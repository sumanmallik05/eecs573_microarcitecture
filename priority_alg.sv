==> flow/design.v <==
module priority_alg #(
   parameter XREQ_SIZE = 4
)(
   input                           clock,
   input                           reset,
   input          [XREQ_SIZE-1:0]  req,
   input          [XREQ_SIZE-1:0]  rel,
   output logic   [XREQ_SIZE-1:0]  response
);
logic [XREQ_SIZE-1:0][XREQ_SIZE-1:0] local_priority;
logic [XREQ_SIZE-1:0][XREQ_SIZE-1:0] next_priority;
logic [XREQ_SIZE-1:0][XREQ_SIZE-1:0] actual_priority;
logic [XREQ_SIZE-1:0][XREQ_SIZE-1:0] default_priority;
logic [XREQ_SIZE-1:0] winner;
logic [XREQ_SIZE-1:0] next_winner;
   wor   [XREQ_SIZE-1:0] or_priority;
logic won;
   assign default_priority[0] = 0;
   generate
      for (genvar j = 1; j < XREQ_SIZE; ++j) begin
         assign default_priority[j] = (1 << (j-1)) + default_priority[j-1];
      end
   endgenerate
   generate
      for (genvar j = 0; j < XREQ_SIZE; ++j) begin
         assign or_priority = actual_priority[j];
      end
   endgenerate
assign response = winner;
always_comb begin
   next_priority = local_priority;
   next_winner = winner;
   won = 0;
   for (int i = 0; i < XREQ_SIZE; ++i) begin
      actual_priority[i] = req[i] ? local_priority[i] : 0;
   end
   if ((winner == 0) || |(winner & rel)) begin
      won = |(~or_priority & req);
   end
   if (won) begin
      for (int i = 0; i < XREQ_SIZE; ++i) begin
         if (~or_priority[i] & req[i]) begin
            next_winner[i] = 1;
         end else begin
            next_winner[i] = 0;
         end
      end
      for (int i = 0; i < XREQ_SIZE; ++i) begin
         if (~or_priority[i] & req[i]) begin
            next_priority[i] = 0;
         end else begin
            next_priority[i] = local_priority[i] | next_winner;
         end
      end
   end else if (|(winner & rel)) begin
      next_winner = 0;
   end
end
always_ff @(posedge clock or posedge reset) begin
   if (reset) begin
      local_priority <= default_priority;
      winner <= 0;
   end else begin
      local_priority <= next_priority;
      winner <= next_winner;
   end
end
endmodule
# Reports on priority_alg
# Tool output for the design above, in the order of the flow.
# Lines are those of the file above, counted from 1.
# Cell names lack the library's common part.
# The mark - stands for no value.
# setup
top_module,priority_alg
clk_port,clock
library,sky130hd
pvt_corner,tt_025C_1v80

# After elaboration
# Source: Yosys, flattened and elaborated, memories not mapped. Widths are those after wreduce. Registers that Yosys merges into a memory's read port (data or address) are not register bits. Print and check cells do not count. Equal cells are merged and count once.
# word_totals
word_cells,50
output_inout_bits,4
register_bits,20
# classes
n_mux,22
reduce_and_logical,5
bitwise,18
# op_table
op,count
4-bit two-way mux,9
4-bit OR,7
1-bit two-way mux,13
4-bit AND,2
4-bit OR reduction,2
1-bit AND,4
1-bit NOT,4
4-bit NOT,1
4-bit zero test,1
2-bit nonzero test,1
1-bit logical OR,1

# Depth
# Yosys ltp: most cells in a row. Word level: on the elaborated netlist, between registers, memories and ports. Mapped: between sequential cells and ports; inverters and the memories' decode and read muxes count.
# logic_depth
depth_word,11
abc_area,0
ltp_mapped,5

# After synthesis
# The flow's flattened synthesis, as Yosys stat reports it; memories are mapped. The netlist is that of the ABC_AREA named above (0 if unset); the other value can give another one.
# The area totals of this step are shown rounded.
# by_type
cell,count,type_area_um2
dfrtp_1,14,350.336
dfstp_2,6,157.651
a221oi_2,6,90.086
a221oi_1,6,52.55
a22o_2,5,50.048
a31oi_1,8,50.048
nor2_1,13,48.797
a22oi_1,4,30.029
and3_1,4,25.024
nor2b_1,4,25.024
a21oi_1,4,20.019
buf_12,1,20.019
clkbuf_1,4,15.014
nand2_1,4,15.014
buf_6,1,11.261
buf_2,2,10.01
a22o_1,1,8.758
nor4_1,1,6.256
# Not listed: further types 2, cells in them 2.
# mapped
buf_cells,8
yosys_area_mm2,0.000996
flip_flops,20
seqArea_mm2,0.000508
cells,90

# Path before layout
# OpenSTA on the mapped netlist: ideal clock, no wires. The path of least setup slack (recovery checks aside). Input and output delay are each 20% of the period. Register names are those of the netlist, which keeps one name where synthesis merged equal registers.
# synth_path
kind,reg-to-reg
start,reg winner[2]
end,reg winner[2]
t_required_ns,1.529
setup_ns,0.121
tclk_ns,1.65
slack_ns,0.057
path_delay_ns,1.593
path_buffers,2
driving_pins,6
arrival_ns,1.472
launch_ns,0.000
period_less_setup_slack_ns,1.593
# "path_delay_ns" is the arrival time less input delay plus setup time.
# "driving_pins": output pins that drive a net of the path, with the launching flip-flop's if there is one; two outputs of one cell count as two.
# "period_less_setup_slack_ns" = period - worst setup slack (recovery checks aside). The figure is calculated, with input and output delays left at 20% of the set period.
# The rows between start and end are the longest chain of elaborated cells between them; the timing report does not say that the signal goes this way. Where chains are equally long, one stands for them.
# A line is the first line of the expression or statement that the cell stems from. Yosys adds cells for indexed reads and writes and turns some case tables into memories.
# synth_between
cell_sequence,dfrtp_1 > a22o_2 > or3_1 > buf_6 > buf_12 > a22o_2
elab_chain_cells,6
cells_between,9
# synth_rtl
item,line,rtl
start: declaration,14,logic [XREQ_SIZE-1:0] winner;
start: assignment,62,winner <= 0;
start: assignment,65,winner <= next_winner;
4-bit AND,37,if ((winner == 0) || |(winner & rel)) begin
4-bit OR reduction,37,
1-bit logical OR,37,
1-bit two-way mux,37,
1-bit two-way mux (2 in a row),40,if (won) begin
end: assignment,62,
end: assignment,65,
end: declaration,14,

# Timing after layout
# Path of least setup slack in the final report of run 1 (OpenROAD, finished layout, wires in). Where an end is a register, its clock arrival counts in the times.
# layout_path
kind,reg-to-reg
start,reg winner[2]
end,reg local_priority
slack_ns,-0.53
tclk_ns,1.17
launch_ns,0.32
t_required_ns,1.40
path_buffers,1
setup_ns,0.09
arrival_ns,1.93
driving_pins,5
# An end named without its bit number is one bit of that signal or, where synthesis recoded a state register, one of its new flip-flops.
# The rows between start and end are the longest chain of elaborated cells between them; the timing report does not say that the signal goes this way. Where chains are equally long, one stands for them.
# layout_between
cell_sequence,dfrtp_1 > a22o_2 > or3_4 > buf_12 > a221oi_4
elab_chain_cells,7
cells_between,8
# layout_rtl
item,line,rtl
start: declaration,14,logic [XREQ_SIZE-1:0] winner;
start: assignment,62,winner <= 0;
start: assignment,65,winner <= next_winner;
4-bit AND,37,if ((winner == 0) || |(winner & rel)) begin
4-bit OR reduction,37,
1-bit logical OR,37,
1-bit two-way mux,37,
1-bit two-way mux,40,if (won) begin
4-bit OR,52,next_priority[i] = local_priority[i] | next_winner;
4-bit two-way mux,49,if (~or_priority[i] & req[i]) begin
end: assignment,61,local_priority <= default_priority;
end: assignment,64,local_priority <= next_priority;
end: declaration,10,logic [XREQ_SIZE-1:0][XREQ_SIZE-1:0] local_priority;

# Stored flow runs of priority_alg (2 of them; Yosys, OpenROAD, sky130hd). They differ in their settings and are not a sequence. Constraints: input delay and output delay 20% of the set period each, output load 0.01 pF.
# "achieved_clock_period_ns" means the clock period less the worst setup slack. The figure is calculated, with input and output delays left at 20% of the set period.
# "worst_path_ns" is the time allowed to the run's worst setup path (the clock period less input and output delay, where it has them) less its slack. Clock arrival times count: a late capture clock shortens it, a late launch clock lengthens it.
# By "totalPower_mw" is meant OpenSTA's value without simulated activity: inputs other than the clock are taken to toggle once in ten clock periods, and the tool carries that through the logic.
# Values from the reports are rounded here.
# Among the settings, -- means not set for that run.
run name,period_ns,CORE_UTILIZATION,SETUP_SLACK_MARGIN,PLACE_DENSITY,CELL_PAD_IN_SITES_GLOBAL_PLACEMENT,CELL_PAD_IN_SITES_DETAIL_PLACEMENT,CAP_MARGIN,SLEW_MARGIN,MIN_ROUTING_LAYER,MAX_ROUTING_LAYER,CORE_MARGIN,GPL_ROUTABILITY_DRIVEN,yosys.chip_area_mm2,final_die_area_mm2,layout_stdcell_area_mm2,final_util_pct,fin_ws_ns,tns_ns,totalPower_mw,achieved_clock_period_ns,worst_path_ns,worst_path_kind
run 1,1.17,37,0.26,0.44,1,2,5,30,met1,met4,2,--,0.000996,0.00312,0.00161,63.9,-0.531,-7.84,5.40,1.701,1.70,reg-to-reg
run 2,1.38,38,0.35,0.88,2,--,30,20,--,met5,2,0,0.000996,0.00305,0.00143,57.8,-0.244,-3.39,3.52,1.624,1.35,input-to-reg
